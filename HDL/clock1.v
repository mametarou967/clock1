==> flow/design.v <==
module btn_in(
	input clk,
	input rst,
	input [2:0] nBIN,
	output reg [2:0] BOUT
);
reg [20:0] cnt;
wire en40hz = (cnt == 1250000-1);
always @(posedge clk) begin
	if( rst )
		cnt <= 21'b0;
	else if( en40hz )
		cnt <= 21'b0;
	else
		cnt <= cnt + 21'b1;
end
reg [2:0] ff1, ff2;
always@( posedge clk) begin
	if( rst ) begin
		ff2 <= 3'b0;
		ff1 <= 3'b0;
	end
	else if ( en40hz ) begin
		ff2 <= ff1;
		ff1 <= nBIN;
	end
end
wire [2:0] temp = ~ff1 & ff2 & {3{en40hz}};
always @ (posedge clk) begin
	if( rst)
		BOUT <= 3'b0;
	else
		BOUT <= temp;
end
endmodule
module CLOCK1 (
    input CLK,
	 input RST,
    input   [2:0]   KEY,
    output  [6:0]   HEX0,
    output  [6:0]   HEX1,
	 output	[6:0]   HEX2,
	 output	[6:0]   HEX3,
	 output	[6:0]   HEX4,
	 output	[6:0]   HEX5
);
wire en1hz;
wire min_enable;
wire hour_enable;
wire mode;
wire select;
wire adjust;
wire sig2hz;
wire [3:0] sec_lower;
wire [3:0] sec_upper;
wire [3:0] min_lower;
wire [3:0] min_upper;
wire [3:0] hour_lower;
wire [3:0] hour_upper;
wire secclr;
wire mininc;
wire hourinc;
wire secon;
wire minon;
wire houron;
btn_in btn_in_ins(.clk(CLK),.rst(RST),.nBIN(KEY),.BOUT({adjust,select,mode}));
cnt1sec cnt1sec_ins(.clk(CLK),.rst(RST),.en1hz(en1hz),.sig2hz(sig2hz));
seccnt seccnt_ins(
	.clk(CLK),
	.rst(RST),
	.clr(secclr),
	.enin(en1hz),
	.min(sec_upper),
	.sec(sec_lower),
	.enout(min_enable));
mincnt mincnt_ins(
	.clk(CLK),
	.rst(RST),
	.enin(min_enable),
	.inc(mininc),
	.min(min_upper),
	.sec(min_lower),
	.enout(hour_enable));
hourcnt hourcnt_ins(
	.clk(CLK),
	.rst(RST),
	.enin(hour_enable),
	.inc(hourinc),
	.min(hour_upper),
	.sec(hour_lower));
seg7dec seg7dec_ins1(
	.seg(sec_lower),
	.en(secon),
	.dec(HEX0));
seg7dec seg7dec_ins2(
	.seg(sec_upper),
	.en(secon),
	.dec(HEX1));
seg7dec seg7dec_ins3(
	.seg(min_lower),
	.en(minon),
	.dec(HEX2));
seg7dec seg7dec_ins4(
	.seg(min_upper),
	.en(minon),
	.dec(HEX3));
seg7dec seg7dec_ins5(
	.seg(hour_lower),
	.en(houron),
	.dec(HEX4));
seg7dec seg7dec_ins6(
	.seg(hour_upper),
	.en(houron),
	.dec(HEX5));
state state_inc(
	.clk(CLK),
	.rst(RST),
	.sig2hz(sig2hz),
	.mode(mode),
	.select(select),
	.adjust(adjust),
	.secclr(secclr),
	.mininc(mininc),
	.hourinc(hourinc),
	.secon(secon),
	.minon(minon),
	.houron(houron)
);
endmodule
module cnt1sec(
	input clk,
	input rst,
	output en1hz,
	output reg sig2hz
);
reg[25:0] cnt;
always @ (posedge clk) begin
  if(rst)
    cnt <= 26'b0;
  else if( en1hz )
    cnt <= 26'b0;
  else
    cnt <= cnt + 26'b1;
end
assign en1hz = (cnt == 26'd49_999_999);
wire cnt37499999 = (cnt==26'd37499999);
wire cnt24999999 = (cnt==26'd24999999);
wire cnt12499999 = (cnt==26'd12499999);
always@(posedge clk) begin
  if(rst)
		sig2hz <= 1'b0;
	else if(en1hz | cnt12499999 | cnt24999999 | cnt37499999)
		sig2hz <= ~sig2hz;
end
endmodule
module hourcnt(
	input clk,
	input rst,
	input enin,
	input inc,
   output  reg [3:0]   sec,
   output  reg [3:0]   min
);
reg [4:0] cnt24;
always @( posedge clk ) begin
    if ( rst  )
        cnt24 <= 5'd0;
    else if ( enin  || inc )
        if ( cnt24==5'd23 )
            cnt24 <= 5'd0;
        else
            cnt24 <= cnt24 + 5'd1;
end
always @* begin
	case (cnt24)
	5'd0 : begin sec = 4'd0; min =4'd0; end
	5'd1 : begin sec = 4'd1; min =4'd0; end
	5'd2 : begin sec = 4'd2; min =4'd0; end
	5'd3 : begin sec = 4'd3; min =4'd0; end
	5'd4 : begin sec = 4'd4; min =4'd0; end
	5'd5 : begin sec = 4'd5; min =4'd0; end
	5'd6 : begin sec = 4'd6; min =4'd0; end
	5'd7 : begin sec = 4'd7; min =4'd0; end
	5'd8 : begin sec = 4'd8; min =4'd0; end
	5'd9 : begin sec = 4'd9; min =4'd0; end
	5'd10 : begin sec = 4'd0; min =4'd1; end
	5'd11 : begin sec = 4'd1; min =4'd1; end
	5'd12 : begin sec = 4'd2; min =4'd1; end
	5'd13 : begin sec = 4'd3; min =4'd1; end
	5'd14 : begin sec = 4'd4; min =4'd1; end
	5'd15 : begin sec = 4'd5; min =4'd1; end
	5'd16 : begin sec = 4'd6; min =4'd1; end
	5'd17 : begin sec = 4'd7; min =4'd1; end
	5'd18 : begin sec = 4'd8; min =4'd1; end
	5'd19 : begin sec = 4'd9; min =4'd1; end
	5'd20 : begin sec = 4'd0; min =4'd2; end
	5'd21 : begin sec = 4'd1; min =4'd2; end
	5'd22 : begin sec = 4'd2; min =4'd2; end
	5'd23 : begin sec = 4'd3; min =4'd2; end
	default: begin sec = 4'd0; min =4'd0; end
	endcase
end
endmodule
module mincnt(
	input clk,
	input rst,
	input enin,
	input inc,
   output  reg [3:0]   sec,
   output  reg [3:0]   min,
	output  enout
);
always @( posedge clk ) begin
    if ( rst )
        sec <= 4'h0;
    else if ( enin  || inc )
        if ( sec==4'h9 )
            sec <= 4'h0;
        else
            sec <= sec + 4'h1;
end
always @( posedge clk ) begin
    if( rst  )
        min <= 3'd0;
    else if( ( enin || inc ) && sec==4'd9 ) begin
        if( min==3'd5 )
            min <= 3'd0;
        else
            min <= min + 3'd1;
    end
end
assign enout = ((min == 3'd5) && (sec == 4'd9) && enin) ? 1 : 0;
endmodule
module seccnt(
	input clk,
	input rst,
	input clr,
	input enin,
   output  reg [3:0]   sec,
   output  reg [3:0]   min,
	output  enout
);
always @( posedge clk ) begin
    if ( rst | clr )
        sec <= 4'h0;
    else if ( enin )
        if ( sec==4'h9 )
            sec <= 4'h0;
        else
            sec <= sec + 4'h1;
end
always @( posedge clk ) begin
    if( rst | clr )
        min <= 3'd0;
    else if( enin  && sec==4'd9 ) begin
        if( min==3'd5 )
            min <= 3'd0;
        else
            min <= min + 3'd1;
    end
end
assign enout = ((min == 3'd5) && (sec == 4'd9) && enin) ? 1 : 0;
endmodule
module seg7dec(
    input  [3:0]   seg,
	 input en,
    output reg [6:0]   dec
);
always @* begin
	if( en )
		case( seg )
		  4'h0:   dec = 7'b1000000;
		  4'h1:   dec = 7'b1111001;
		  4'h2:   dec = 7'b0100100;
		  4'h3:   dec = 7'b0110000;
		  4'h4:   dec = 7'b0011001;
		  4'h5:   dec = 7'b0010010;
		  4'h6:   dec = 7'b0000010;
		  4'h7:   dec = 7'b1011000;
		  4'h8:   dec = 7'b0000000;
		  4'h9:   dec = 7'b0010000;
		  4'ha:   dec = 7'b0001000;
		  4'hb:   dec = 7'b0000011;
		  4'hc:   dec = 7'b1000110;
		  4'hd:   dec = 7'b0100001;
		  4'he:   dec = 7'b0000110;
		  4'hf:   dec = 7'b0001110;
		  default:dec = 7'b1111111;
		endcase
	else
		dec = 7'b1111111;
end
endmodule
module state(
	input clk,
	input rst,
	input sig2hz,
	input mode,
	input select,
	input adjust,
	output secclr,
	output mininc,
	output hourinc,
	output secon,
	output minon,
	output houron
);
reg [1:0] cur,nxt;
localparam NORM=2'b00;
localparam SEC=2'b01;
localparam MIN=2'b10;
localparam HOUR=2'b11;
assign secclr = (cur == SEC) && adjust;
assign mininc = (cur == MIN) && adjust;
assign hourinc = (cur == HOUR) && adjust;
assign secon = ~((cur == SEC) & sig2hz);
assign minon = ~((cur == MIN) & sig2hz);
assign houron = ~((cur == HOUR) & sig2hz);
always @(posedge clk) begin
	if( rst)
		cur <= NORM;
	else
		cur <= nxt;
end
always @* begin
	case(cur)
		NORM: if(mode) nxt = SEC;
				else nxt = NORM;
		SEC: if(mode) nxt = NORM;
			  else if(select) nxt = HOUR;
			  else nxt = SEC;
		MIN: if(mode) nxt = NORM;
			  else if(select) nxt =SEC;
			  else nxt = MIN;
		HOUR: if(mode) nxt = NORM;
				else if(select) nxt = MIN;
				else nxt = HOUR;
		default: nxt = 2'bxx;
	endcase
end
endmodule
==> Step by step through the tools: CLOCK1 <==
Tool output for the design above, in the order of the flow.
Line numbers count from 1 in the design file above.
Library cell names are shortened.
{ "inputs": {"top_module": "CLOCK1", "clock": "CLK", "lib": "sky130hd", "lib_corner": "tt_025C_1v80"} }

==> Elaborated design <==
Yosys after proc, flatten, opt, wreduce and memory -nomap, before mapping. Print and check cells are not counted. Equal cells are merged and count once.
Memory sizes are those after Yosys's memory passes, which may raise the word count (mostly to a power of two), join words into wider ones and drop unused or constant bits.
{ "bits": {"ff_bits": 80, "rom_bits": 864, "clocked_rd_ports_x_width": 34, "n_memories": 7, "in_bits": 5} }
{ "memory_table": {"columns": ["name", "words", "width", "rd", "wr", "line", "rtl"], "rows": [
  ["(no name shown)", 32, 6, 1, 0, 175, "case (cnt24)"],
  ["(no name shown)", 16, 7, 1, 0, 271, "case( seg )"],
  ["(no name shown)", 16, 7, 1, 0, 271, null],
  ["(no name shown)", 16, 7, 1, 0, 271, null],
  ["(no name shown)", 16, 7, 1, 0, 271, null],
  ["(no name shown)", 16, 7, 1, 0, 271, null]
]} }
Memories not listed: 1.
{ "op_classes": {"add_sub_neg": 7, "equal": 13, "muxes": 31, "bitwise": 11, "reduce_logical": 14} }
{ "op_table": {"columns": ["op", "count"], "rows": [
  ["== test 26 bit with constant B", 2],
  ["2-to-1 mux 4 bit", 12],
  ["2-to-1 mux 7 bit", 6],
  ["adder 26 x 1 -> 26 bit with constant B", 1],
  ["== test 26 x 24 -> 1 bit with constant B", 1],
  ["== test 26 x 25 -> 1 bit with constant B", 1],
  ["adder 21 x 1 -> 21 bit with constant B", 1],
  ["== test 21 bit with constant B", 1],
  ["adder 4 x 1 -> 4 bit with constant B", 4],
  ["2-to-1 mux 5 bit", 3],
  ["2-to-1 mux 2 bit", 5],
  ["logical AND 1 bit", 9],
  ["== test 4 x 3 -> 1 bit with constant B", 2],
  ["== test 4 bit with constant B", 2],
  ["parallel mux 2 bit (select 4 bit)", 1],
  ["bitwise AND 3 bit", 2],
  ["adder 5 x 1 -> 5 bit with constant B", 1],
  ["== test 5 bit with constant B", 1],
  ["OR 1 bit", 4],
  ["== test 2 bit with constant B", 2],
  ["OR reduction 2 bit", 2],
  ["2-to-1 mux 1 bit", 4],
  ["bitwise AND 1 bit", 3],
  ["NOT 3 bit", 1],
  ["logical OR 1 bit", 2],
  ["== test 2 x 1 -> 1 bit with constant B", 1],
  ["logical NOT 2 bit", 1],
  ["NOT 1 bit", 1]
]} }

==> Depth <==
Depth = most cells in a row (Yosys ltp): at word level without a register or memory, in the mapped netlist without a sequential cell, where the memories' decode and read muxes count.
{ "depth": {"word_depth": 9, "abc_area": 0, "mapped_depth": 14, "depth_no_buf": 14} }

==> After synthesis <==
Source: synth_stat.txt of the flow (Yosys; design flattened, memories mapped). It holds for the ABC_AREA given above (unset counts as 0); a run with the other value may have another netlist.
Totals and module areas in this step are rounded.
{ "by_type": {"columns": ["cell_type", "count", "type_area_um2"], "rows": [
  ["dfxtp_1", 116, 2.32E+03],
  ["ha_1", 39, 487.968],
  ["nor2_1", 91, 341.578],
  ["mux2i_1", 34, 340.326],
  ["xor2_1", 31, 271.51],
  ["nand2b_1", 34, 212.704],
  ["nand2_1", 55, 206.448],
  ["nand3_1", 39, 195.187],
  ["xnor2_1", 21, 183.926],
  ["inv_1", 34, 127.622],
  ["and3_1", 18, 112.608],
  ["a21oi_1", 21, 105.101],
  ["o21ai_0", 21, 105.101],
  ["nand4_1", 13, 81.328],
  ["clkbuf_1", 19, 71.318],
  ["nor3_1", 12, 60.058],
  ["nor4_1", 8, 50.048],
  ["o22ai_1", 8, 50.048]
]} }
Not listed: further types 55, cells in them 112.
{ "synth_totals": {"cells": 726, "area_um2": 6299, "seqArea_um2": 2322, "flip_flops": 116, "n_buf": 22} }
The figures by module come from a second, unflattened synthesis with its own total; it is not the netlist above.
{ "unflattened": {"hier_cells": 697, "hier_area_um2": 6046} }
Rows give one instance, submodules left out.
{ "by_module": {"columns": ["mod", "instances", "n_cells", "mod_area_um2"], "rows": [
  ["seg7dec", 6, 37, 281.5],
  ["cnt1sec", 1, 153, 1379],
  ["btn_in", 1, 138, 1315],
  ["hourcnt", 1, 69, 639.4],
  ["seccnt", 1, 48, 424.2],
  ["mincnt", 1, 46, 405.4],
  ["state", 1, 21, 193.9],
  ["CLOCK1", 1, 0, 0.0]
]} }

==> Path before layout <==
Path of least setup slack by OpenSTA after synthesis, without wires, with an ideal clock, recovery checks aside; 20% of the period is set as input and as output delay. Where synthesis merged equal registers, the netlist keeps one of their names.
{ "synth_timing": {"path_kind": "reg2reg", "from": "register cnt1sec_ins.cnt[11]", "to": "register (name not given)", "tclk_ps": 3510, "setup_ps": 117, "launch_ps": 0, "arrival_time_ps": 3089, "setup_slack_ps": 303, "path_delay_ps": 3206, "driving_pins": 13, "n_path_buf": 0, "period_less_setup_slack_ps": 3207} }
"path_delay_ps" is the arrival time less input delay plus setup time.
"driving_pins" counts driving pins, that of a launching flip-flop among them; a cell with two outputs on the path counts twice.
"period_less_setup_slack_ps" is the clock period less the worst setup slack; recovery checks do not enter. This is arithmetic on one report: input and output delays are still those of the set period (20% each).
At most two assigning lines are given for a register; there are more.
{ "synth_between": {"path_cell_list": "dfxtp_1 or4b_4 nor4_4 nand4_2 a21boi_0 xnor2_1 nor2_1 inv_1 ha_1 nand3_1 nand3_1 o211ai_1 a32o_1"} }
{ "synth_lines": {"columns": ["element", "line", "rtl"], "rows": [
  ["start: declaration", 136, "reg[25:0] cnt;"],
  ["start: assignment", 139, "cnt <= 26'b0;"],
  ["start: assignment", 143, "cnt <= cnt + 26'b1;"]
]} }
No chain of elaborated cells between the ends is given.

==> Path in the finished layout <==
From the final timing report of job 1: the path of least setup slack in the routed layout; clock arrival at registers is part of the times.
The report prints the path's times to 10 ps; the period is as set.
{ "layout_timing": {"path_kind": "reg2reg", "from": "register cnt1sec_ins.cnt[18]", "to": "register (name not given)", "tclk_ps": 3370, "setup_ps": 140, "launch_ps": 410, "arrival_time_ps": 3330, "setup_slack_ps": 310, "driving_pins": 12, "n_path_buf": 0} }
The rows between start and end are the longest chain of elaborated cells between them; the timing report does not say that the signal goes this way. Where chains are equally long, one stands for them.
A line is the first line of the expression or statement that the cell stems from. Yosys adds cells for indexed reads and writes and turns some case tables into memories.
At most two assigning lines are given for a register; there are more.
{ "layout_between": {"path_cell_list": "dfxtp_1 or4b_4 nor4_4 nand4_1 a21boi_1 xnor2_1 or2_2 ha_1 and3_1 mux2i_1 o31a_1 o22ai_1", "elab_chain_cells": 8, "cells_between": 8, "cone_classes": "eq/ne: 1; mux: 4; reduce/logical: 3"} }
{ "layout_lines": {"columns": ["element", "line", "rtl"], "rows": [
  ["start: declaration", 136, "reg[25:0] cnt;"],
  ["start: assignment", 139, "cnt <= 26'b0;"],
  ["start: assignment", 143, "cnt <= cnt + 26'b1;"],
  ["== test 26 bit", 145, "assign en1hz = (cnt == 26'd49_999_999);"],
  ["logical AND 1 bit", 262, "assign enout = ((min == 3'd5) && (sec == 4'd9) && enin) ? 1 : 0;"],
  ["2-to-1 mux 1 bit", 262, null],
  ["logical AND 1 bit", 232, "assign enout = ((min == 3'd5) && (sec == 4'd9) && enin) ? 1 : 0;"],
  ["2-to-1 mux 1 bit", 232, null],
  ["logical OR 1 bit", 168, "else if ( enin  || inc )"],
  ["2-to-1 mux 5 bit x2", null, null]
]} }

Design CLOCK1 on sky130hd. What follows are 2 stored runs of the flow, each under its own settings; their order means nothing. The constraints put input and output delay at 20% of the set period each and load the outputs with 0.01 pF.
"worst_setup_path_time_ps": the worst setup path's part of the clock period (all of it between registers, 20% less for each end at a port) less its slack. A launch clock that arrives late makes it longer, a capture clock that arrives late makes it shorter.
"worst_setup_path_time_ps" is known to 10 ps.
Results are given in rounded form.
[
  {
    "run": "job 1",
    "settings": { "period_ns": 3.37, "CORE_UTILIZATION": 20, "SETUP_SLACK_MARGIN": 0.03, "PLACE_DENSITY_LB_ADDON": 0.22, "CORE_ASPECT_RATIO": 1.39, "CELL_PAD_IN_SITES_DETAIL_PLACEMENT": 1, "ABC_AREA": 0, "CAP_MARGIN": 20, "CORE_MARGIN": 2, "SLEW_MARGIN": 20 },
    "results": { "tns_setup_ps": 0, "synthArea_um2": 6299, "layout_utilization_frac": 0.259, "worst_setup_path_time_ps": 3060, "timing.worst_path_kind": "reg2reg", "ws_setup_ps": 308, "hold_ws_ps": 457, "die_um2": 32950 }
  },
  {
    "run": "job 2",
    "settings": { "period_ns": 2.91, "CORE_UTILIZATION": 49, "SETUP_SLACK_MARGIN": 0.25, "PLACE_DENSITY_LB_ADDON": 0.22, "HOLD_SLACK_MARGIN": -0.07, "CORE_MARGIN": 5, "TNS_END_PERCENT": 85, "CTS_CLUSTER_DIAMETER": 220, "SLEW_MARGIN": 20, "CAP_MARGIN": 20 },
    "results": { "layout_utilization_frac": 0.697, "synthArea_um2": 6299, "ws_setup_ps": -76, "worst_setup_path_time_ps": 2990, "timing.worst_path_kind": "reg2reg", "hold_ws_ps": 469, "die_um2": 15220, "tns_setup_ps": -76 }
  }
]
